==> flow/design.v <==
module tri_gen (input wire clk,
                input wire rstn,
                output reg[8:0] d_out);
    reg[1:0] state; 
    reg[7:0] con; 
    always @(posedge clk or negedge rstn) begin
        if (~rstn) begin
            state <= 0;
            d_out <= 0;
            con   <= 0;
        end
        else begin
            case (state)
                0 : begin  
                    d_out <= d_out+1;
                    if (d_out == 299) begin
                        state <= 1;
                    end
                end
                1 : begin 
                    if (con == 200) begin
                        con   <= 0;
                        state <= 2;
                    end
                    else begin
                        con <= con + 1;
                    end
                end
                2 : begin 
                    d_out <= d_out-1;
                    if (d_out == 1) begin
                        state <= 3;
                    end
                end
                3 : begin
                     if (con == 200) begin
                        con   <= 0;
                        state <= 0;
                    end
                    else begin
                        con <= con + 1;
                    end
                end
            endcase
        end
    end
endmodule  
* Reports on tri_gen
Tool output for the design above, in the order of the flow.
Line numbers count from 1 in the design file above.
Library cell names are shortened.
The mark n/a stands for no value.
- Top module :: tri_gen
- Clock :: clk
- Cell library :: sky130hd
- Library corner :: tt_025C_1v80

* After elaboration
Yosys after proc, flatten, opt, wreduce and memory -nomap, before mapping. Memory bits, and registers merged into a memory's read port (data or address), are not among the register bits. Print and check cells are not counted.
- Word-level cells :: 30
- Register bits :: 19
- Output and inout bits :: 9
- Input port bits :: 2
- Add/subtract/negate cells :: 3
- Multiplexer cells :: 8
- Reductions and logical operators :: 6
- Eq/ne operators :: 10
** Operators with widths (number)
- case mux 9 bit (select 2 bit) :: 1
- two-way mux 8 bit :: 2
- adder 9 x 1 -> 9 bit with constant B :: 1
- subtractor 9 x 1 -> 9 bit with constant B :: 1
- equality test 9 x 1 -> 1 bit with constant B :: 1
- equality test 9 bit with constant B :: 1
- inequality test 2 bit with constant B :: 4
- adder 8 x 1 -> 8 bit with constant B :: 1
- equality test 8 bit with constant B :: 1
- case mux 2 bit (select 4 bit) :: 1
- two-way mux 2 bit :: 4
- AND reduction 5 bit :: 1
- equality test 2 bit with constant B :: 2
- nonzero test 2 bit :: 2
- nonzero test 4 bit :: 1
- equality test 2 x 1 -> 1 bit with constant B :: 1
- zero test 2 bit :: 1
- OR reduction 2 bit :: 1

* Depth
Depth = most cells in a row (Yosys ltp): at word level without a register or memory, in the mapped netlist without a sequential cell, where the memories' decode and read muxes count.
- Depth after elaboration :: 3
- ABC_AREA :: 0
- Depth in mapped cells :: 6

* Netlist
Yosys stat after the flow's synthesis: flattened, memories mapped to cells. It holds for the ABC_AREA given above (unset counts as 0); a run with the other value may have another netlist.
** Cells by type (number)
- dfrtp_1 :: 20
- ha_1 :: 5
- xor2_1 :: 7
- xnor2_1 :: 5
- inv_1 :: 10
- nand4_1 :: 6
- nor2_1 :: 8
- a22o_1 :: 3
- dfstp_2 :: 1
- nand2_1 :: 7
- nor4_2 :: 2
- o22ai_1 :: 4
- nor4_4 :: 1
- nand3_1 :: 4
- nor3_1 :: 4
- a21o_1 :: 2
- buf_2 :: 3
- o21ai_0 :: 3
Other cell types: 15; their cells: 17.
- Mapped cells :: 112
- Buffer cells :: 5
- Area of sequential cells :: 526.8 sq um
- Chip area (Yosys) :: 1131.1 sq um
- Flip-flops :: 21

* Worst setup path after synthesis
Path of least setup slack by OpenSTA after synthesis, without wires, with an ideal clock, recovery checks aside; 20% of the period is set as input and as output delay. Where synthesis merged equal registers, the netlist keeps one of their names.
- Kind :: register to register
- From :: reg con[0]
- To :: reg con[6]
- Setup time :: 0.121 ns
- Setup slack :: 1.988 ns
- Data required time :: 3.329 ns
- Launch time at the first pin :: 0.000 ns
- Stages on the path :: 7
- Arrival :: 1.341 ns
- Buffers on the path :: 0
- Period :: 3.45 ns
- Path delay :: 1.462 ns
- Synthesis period reached :: 1.462 ns
"path delay" = arrival - input delay + setup time.
"stages on the path": output pins that drive a net of the path, with the launching flip-flop's if there is one; two outputs of one cell count as two.
"synthesis period reached" is the clock period less the worst setup slack; recovery checks do not enter. This is arithmetic on one report: input and output delays are still those of the set period (20% each).
The rows between start and end are the longest chain of elaborated cells between them; the timing report does not say that the signal goes this way. Where chains are equally long, one stands for them.
A line is the first line of the expression or statement that the cell stems from. Yosys adds cells for indexed reads and writes and turns some case tables into memories.
A register here has more assigning lines than the two given.
- Cell sequence :: dfrtp_1 > inv_1 > ha_1 > nand4_1 > nor4_4 > o21ai_1 > a22o_1
- Cells in the longest elaborated chain :: 3
- Elaborated cells between the ends (all ways) :: 4
- Those cells by class :: add/sub: 1; eq/ne: 1; mux: 2
** RTL lines, path post-synthesis
- start, declared :: RTL line 5 : reg[7:0] con;
- start, assigned :: RTL line 26 : con <= con + 1;
- start, assigned :: RTL line 41 : con <= con + 1;
- adder 8 x 1 -> 8 bit :: RTL line 26
- two-way mux 8 bit :: RTL line 21 : if (con == 200) begin
- two-way mux 8 bit :: RTL line 13 : case (state)
- end, assigned :: RTL line 26
- end, assigned :: RTL line 41
- end, declared :: RTL line 5

* Timing after layout
Path of least setup slack in the final report of run 1 (OpenROAD, finished layout, wires in). Where an end is a register, its clock arrival counts in the times.
- Kind :: register to register
- From :: reg d_out[0]
- To :: reg d_out[7]
- Period :: 1.76 ns
- Setup time :: 0.10 ns
- Stages on the path :: 6
- Buffers on the path :: 1
- Arrival :: 1.67 ns
- Data required time :: 1.95 ns
- Setup slack :: 0.28 ns
- Launch time at the first pin :: 0.30 ns
The rows between start and end are the longest chain of elaborated cells between them; the timing report does not say that the signal goes this way. Where chains are equally long, one stands for them.
A register here has more assigning lines than the two given.
- Cell sequence :: dfrtp_2 > buf_6 > or3b_4 > nor4_4 > a32oi_1 > xnor2_1
- Cells in the longest elaborated chain :: 2
- Elaborated cells between the ends (all ways) :: 3
- RTL lines with such cells :: 3
- Those cells by class :: add/sub: 2; mux: 1
** RTL lines, path post-layout
- start, declared :: RTL line 3 : output reg[8:0] d_out);
- start, assigned :: RTL line 15 : d_out <= d_out+1;
- start, assigned :: RTL line 30 : d_out <= d_out-1;
- subtractor 9 x 1 -> 9 bit :: RTL line 30
- case mux 9 bit (select 2 bit) :: RTL line 13 : case (state)
- end, assigned :: RTL line 15
- end, assigned :: RTL line 30
- end, declared :: RTL line 3

Wiki page: tri_gen / flow data

Settings and measured results of 2 stored flow runs for module tri_gen (sky130hd), not sorted in any way. The constraints put input and output delay at 20% of the set period each and load the outputs with 0.01 pF.
"achieved period" is the run's clock period less its worst setup slack. It is reckoned from that one timing run; input and output delays stay at 20% of the period that was set.
By "time of the worst setup path" is meant the share of the clock period that the worst setup path is allowed (20% is reserved at inputs, 20% at outputs), minus its slack. Clock arrival times at its registers enter into it.
By "power" is meant OpenSTA's value without simulated activity: inputs other than the clock are taken to toggle once in ten clock periods, and the tool carries that through the logic.

** Run 1
- Settings :: period_ns=1.76; SETUP_SLACK_MARGIN=0.36; CAP_MARGIN=20; CORE_MARGIN=2; CORE_UTILIZATION=40; SLEW_MARGIN=20
- Power :: 0.7229 mW
- Synthesis area :: 1131.1 sq um
- Standard-cell area after layout :: 1535.2 sq um
- Utilization in the final report :: 56.6 %
- Post-route setup TNS :: 0.000 ns
- Achieved period :: 1.485 ns
- Die area :: 3269.0 sq um
- Time of the worst setup path :: 1.48 ns
- Type of the worst setup path :: register to register
- Worst setup slack after layout :: 0.275 ns

** Run 2
- Settings :: period_ns=2.5; CORE_UTILIZATION=38; SETUP_SLACK_MARGIN=0.62; PLACE_DENSITY_LB_ADDON=0.25; CORE_MARGIN=2; CELL_PAD_IN_SITES_DETAIL_PLACEMENT=0; GPL_TIMING_DRIVEN=1; GPL_ROUTABILITY_DRIVEN=1; CTS_CLUSTER_SIZE=47; CTS_CLUSTER_DIAMETER=199; CAP_MARGIN=15; MIN_ROUTING_LAYER=met2; SLEW_MARGIN=20
- Power :: 0.5210 mW
- Synthesis area :: 1131.1 sq um
- Standard-cell area after layout :: 1371.3 sq um
- Utilization in the final report :: 49.3 %
- Post-route setup TNS :: 0.000 ns
- Achieved period :: 1.826 ns
- Die area :: 3428.7 sq um
- Time of the worst setup path :: 1.33 ns
- Type of the worst setup path :: register to output
- Worst setup slack after layout :: 0.674 ns
