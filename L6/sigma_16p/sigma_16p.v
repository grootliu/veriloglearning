==> flow/design.v <==
module sigma_16p (input clk,
                  input res,
                  input[7:0] data_in,     
                  input syn_in,           
                  output[11:0] data_out,  
                  output syn_out);
    reg syn_in_n1; 
    wire syn_pulse; 
    assign syn_pulse = syn_in&syn_in_n1;
    reg [3:0] con_syn; 
    wire [7:0] comp_8; 
    wire [11:0] d_12; 
    wire [7:0] comp_8_temp;
    assign comp_8_temp[6:0] = ~data_in[6:0]+1;
    assign comp_8 = data_in[7]?{data_in[7],comp_8_temp[6:0]}:data_in;
    assign d_12 = {comp_8[7], comp_8[7], comp_8[7], comp_8[7], comp_8};
    reg[11:0] sigma; 
    reg [11:0] data_out;
    reg syn_out;
    always @(posedge clk or negedge res) begin
        if (~res) begin
            syn_in_n1 <= 0;
            con_syn   <= 0;
            sigma     <= 0;
            data_out  <= 0;
            syn_out   <= 1;
        end
        else begin
            syn_in_n1 <= ~syn_in;
            if (syn_pulse) begin
                con_syn <= con_syn +1;
            end
                if (syn_pulse) begin
                    if (con_syn == 15) begin
                        sigma    <= d_12;
                        data_out <= sigma;
                        syn_out  <= 1;
                    end
                    else
                    begin
                        sigma <= sigma+12;
                    end
                end
            end
    end
endmodule
# Reports on sigma_16p
# The steps from the RTL of sigma_16p to its reports follow in flow order.
# Line numbers count from 1 in the design file above.
# Cell names lack the library's common part.
# A cell with n/a has no value.
# inputs
design	sigma_16p
clock_port	clk
lib	sky130hd
corner	tt_025C_1v80

# Word-level counts
# Counts by Yosys on the flattened word-level netlist (proc, flatten, opt, wreduce; memories kept). Register bits leave out memories and registers merged into their read ports (data or address); mux counts leave out enables and synchronous resets folded into registers. Print and check cells are left out. Cells with the same type and inputs are merged into one.
# classes
n_addsub	3
multipliers	0
div_mod_pow	0
n_cmp	0
eq_ne	1
shifts	0
muxes	2
bitwise	3
reduce_and_logical	1
# ops
operator	n
adder 12 x 4 -> 12 bit with constant B	1
two-way mux 12 bit	1
two-way mux 8 bit	1
adder 7 x 1 -> 7 bit with constant B	1
NOT 7 bit	1
adder 4 x 1 -> 4 bit with constant B	1
== test 4 bit with constant B	1
AND reduction 2 bit	1
bitwise AND 1 bit	1
NOT 1 bit	1
# bits
regBits	29
latchBits	0
ram_bits	0
mem_bits_ro	0
clocked_rd_ports_x_width	0
memories	0
in_bits	11
output_inout_bits	13
word_cells	14

# Depth
# Longest topological path by Yosys (ltp), each cell counted once; first at word level (registers and memories cut), then after technology mapping (sequential cells cut; the memories' decode and read muxes count).
# depth
ltp_word	4
abc_area	0
depth_mapped	6
ltp_nobuf	6

# Synthesis result
# The flow's flattened synthesis, as Yosys stat reports it; memories are mapped. The netlist is that of the ABC_AREA named above (0 if unset); the other value can give another one.
# mapped
cells	128
area_um2	1455.1
seqArea_um2	725.7
ffs	29
buffers	5
# by_type
type	n	type_area_um2
dfrtp_1	29	725.696
mux2_2	14	157.651
a21oi_1	12	60.058
xnor2_1	6	52.55
ha_1	3	37.536
o22a_1	4	35.034
o21ai_0	5	25.024
o31ai_4	1	21.27
inv_1	5	18.768
nand2_1	5	18.768
nor2_1	5	18.768
a31o_2	2	17.517
a41oi_1	2	17.517
xor2_1	2	17.517
o31ai_1	2	15.014
and2_1	2	12.512
and3_1	2	12.512
clkbuf_1	3	11.261
# Not listed: further types 22, cells in them 24.

# Timing after synthesis
# Path of least setup slack by OpenSTA after synthesis, without wires, with an ideal clock, recovery checks aside; 20% of the period is set as input and as output delay. Where synthesis merged equal registers, the netlist keeps one of their names.
# synth_path
kind	register to register
start	reg con_syn[0]
end	reg sigma[0]
period_ps	1510
setup_time_ps	125
launch_ps	0
arrival_time_ps	1494
required_time_ps	1385
path_slack_ps	-109
delay_ps	1619
driving_pins	6
n_path_buf	1
period_less_setup_slack_ps	1619
# "delay_ps" = arrival - input delay + setup time.
# "driving_pins": output pins that drive a net of the path, with the launching flip-flop's if there is one; two outputs of one cell count as two.
# "period_less_setup_slack_ps" is the clock period less the worst setup slack; recovery checks do not enter. This is arithmetic on one report: input and output delays are still those of the set period (20% each).
# The rows between start and end are the longest chain of elaborated cells between them; the timing report does not say that the signal goes this way. Where chains are equally long, one stands for them.
# Each line given opens the expression or statement behind the cell; cells for indexed reads and writes are added by Yosys, which also makes memories of some case tables.
# At most two assigning lines are given for a register; there are more.
# synth_between
path_cell_list	dfrtp_1 -> ha_1 -> nand3_2 -> nor2_4 -> buf_2 -> mux2_2
elab_chain_cells	2
cone_cells	2
cone_lines	1
cone_classes	1 x eq/ne; 1 x mux
# synth_lines
item	line	rtl
start, declared	10	reg [3:0] con_syn;
start, assigned	23	con_syn   <= 0;
start, assigned	31	con_syn <= con_syn +1;
== test 4 bit	34	if (con_syn == 15) begin
two-way mux 12 bit	34
end, assigned	35	sigma    <= d_12;
end, assigned	41	sigma <= sigma+12;
end, declared	17	reg[11:0] sigma;

# Worst path after layout
# Path of least setup slack in the final report of run 1 (OpenROAD, finished layout, wires in). Where an end is a register, its clock arrival counts in the times.
# The path's times are printed in steps of 10 ps; the period is the one set.
# layout_path
kind	input to register
start	in data_in[1]
end	reg sigma[6]
period_ps	2860
input_delay_ps	570
setup_time_ps	110
launch_ps	570
arrival_time_ps	2270
required_time_ps	3080
path_slack_ps	800
driving_pins	7
n_path_buf	1
# The rows between start and end are the longest chain of elaborated cells between them; the timing report does not say that the signal goes this way. Where chains are equally long, one stands for them.
# At most two assigning lines are given for a register; there are more.
# layout_between
path_cell_list	clkdlybuf4s50_1 -> inv_1 -> ha_1 -> or3b_4 -> o31ai_4 -> xnor2_1 -> a221o_1
elab_chain_cells	4
cone_cells	4
cone_lines	3
cone_classes	1 x add/sub; 2 x mux; 1 x logic
# layout_lines
item	line	rtl
start, declared	3	input[7:0] data_in,
NOT 7 bit	14	assign comp_8_temp[6:0] = ~data_in[6:0]+1;
adder 7 x 1 -> 7 bit	14
two-way mux 8 bit	15	assign comp_8 = data_in[7]?{data_in[7],comp_8_temp[6:0]}:data_in;
two-way mux 12 bit	34	if (con_syn == 15) begin
end, assigned	35	sigma    <= d_12;
end, assigned	41	sigma <= sigma+12;
end, declared	17	reg[11:0] sigma;

Wiki page: sigma_16p / flow data

Measured data: module sigma_16p, platform sky130hd, 2 stored runs of the flow under differing settings, order arbitrary. Input and output delays are each 20% of the period that was set; the output load is 0.01 pF.
"clock_period_reached_ps" = clock period - worst setup slack. The figure is calculated, with input and output delays left at 20% of the set period.
"critical_path_time_ps" is the time allowed to the run's worst setup path (the clock period less input and output delay, where it has them) less its slack. Clock arrival times count: a late capture clock shortens it, a late launch clock lengthens it.
"critical_path_time_ps" is given in steps of 10 ps.

Run 1, flow files:
==> flow/run.sh <==
#!/bin/bash
# the make line also repeats the synthesis and layout settings of config.mk as NAME=value (left out here)
make -C /OpenROAD-flow-scripts/flow DESIGN_CONFIG=/design/flow/config.mk WORK_HOME=/design/flow/orfs CLKGATE_MAP_FILE= finish
==> flow/config.mk <==
export PLATFORM = sky130hd
export DESIGN_NAME = sigma_16p
export DESIGN_NICKNAME = sigma_16p
export VERILOG_FILES = /design/flow/design.v
export SDC_FILE = /design/flow/constraint.sdc
export NUM_CORES = 4
export LEC_CHECK = 0
export CAP_MARGIN = 10
export CELL_PAD_IN_SITES_DETAIL_PLACEMENT = 0
export CELL_PAD_IN_SITES_GLOBAL_PLACEMENT = 0
export CORE_MARGIN = 2
export CORE_UTILIZATION = 67
export CTS_CLUSTER_DIAMETER = 386
export MAX_ROUTING_LAYER = met5
export PLACE_DENSITY_LB_ADDON = 0.22
export SETUP_SLACK_MARGIN = -0.23
export SLEW_MARGIN = 30
export TNS_END_PERCENT = 60
==> flow/constraint.sdc <==
create_clock -name core_clock -period 2.86 [get_ports {clk}]
set_input_delay 0.5720 -clock core_clock [delete_from_list [all_inputs] [get_ports {clk}]]
set_output_delay 0.5720 -clock core_clock [all_outputs]
set_load 0.01 [all_outputs]

==> results of run 1, as CSV <==
result,value
tns_setup_ps,0
clock_period_reached_ps,2058
critical_path_time_ps,1490
path_kind,"input to register"
timing.setup.ws_ps,802
finalUtil_frac,0.877
die_area_um2,2560.9
yosys.chip_area_um2,1455.1

Run 2, flow files:
==> flow/run.sh <==
#!/bin/bash
# the make line also repeats the synthesis and layout settings of config.mk as NAME=value (left out here)
make -C /OpenROAD-flow-scripts/flow DESIGN_CONFIG=/design/flow/config.mk WORK_HOME=/design/flow/orfs CLKGATE_MAP_FILE= finish
==> flow/config.mk <==
export PLATFORM = sky130hd
export DESIGN_NAME = sigma_16p
export DESIGN_NICKNAME = sigma_16p
export VERILOG_FILES = /design/flow/design.v
export SDC_FILE = /design/flow/constraint.sdc
export NUM_CORES = 4
export LEC_CHECK = 0
export ABC_AREA = 0
export CAP_MARGIN = 0
export CELL_PAD_IN_SITES_DETAIL_PLACEMENT = 2
export CORE_ASPECT_RATIO = 1.59
export CORE_MARGIN = 2
export CORE_UTILIZATION = 30
export GPL_TIMING_DRIVEN = 0
export MIN_ROUTING_LAYER = met1
export SETUP_SLACK_MARGIN = 0.49
export SLEW_MARGIN = 20
==> flow/constraint.sdc <==
create_clock -name core_clock -period 1.87 [get_ports {clk}]
set_input_delay 0.3740 -clock core_clock [delete_from_list [all_inputs] [get_ports {clk}]]
set_output_delay 0.3740 -clock core_clock [all_outputs]
set_load 0.01 [all_outputs]

==> results of run 2, as CSV <==
result,value
yosys.chip_area_um2,1455.1
critical_path_time_ps,1570
path_kind,"register to register"
tns_setup_ps,0
timing.setup.ws_ps,302
die_area_um2,5438.5
clock_period_reached_ps,1568
finalUtil_frac,0.464
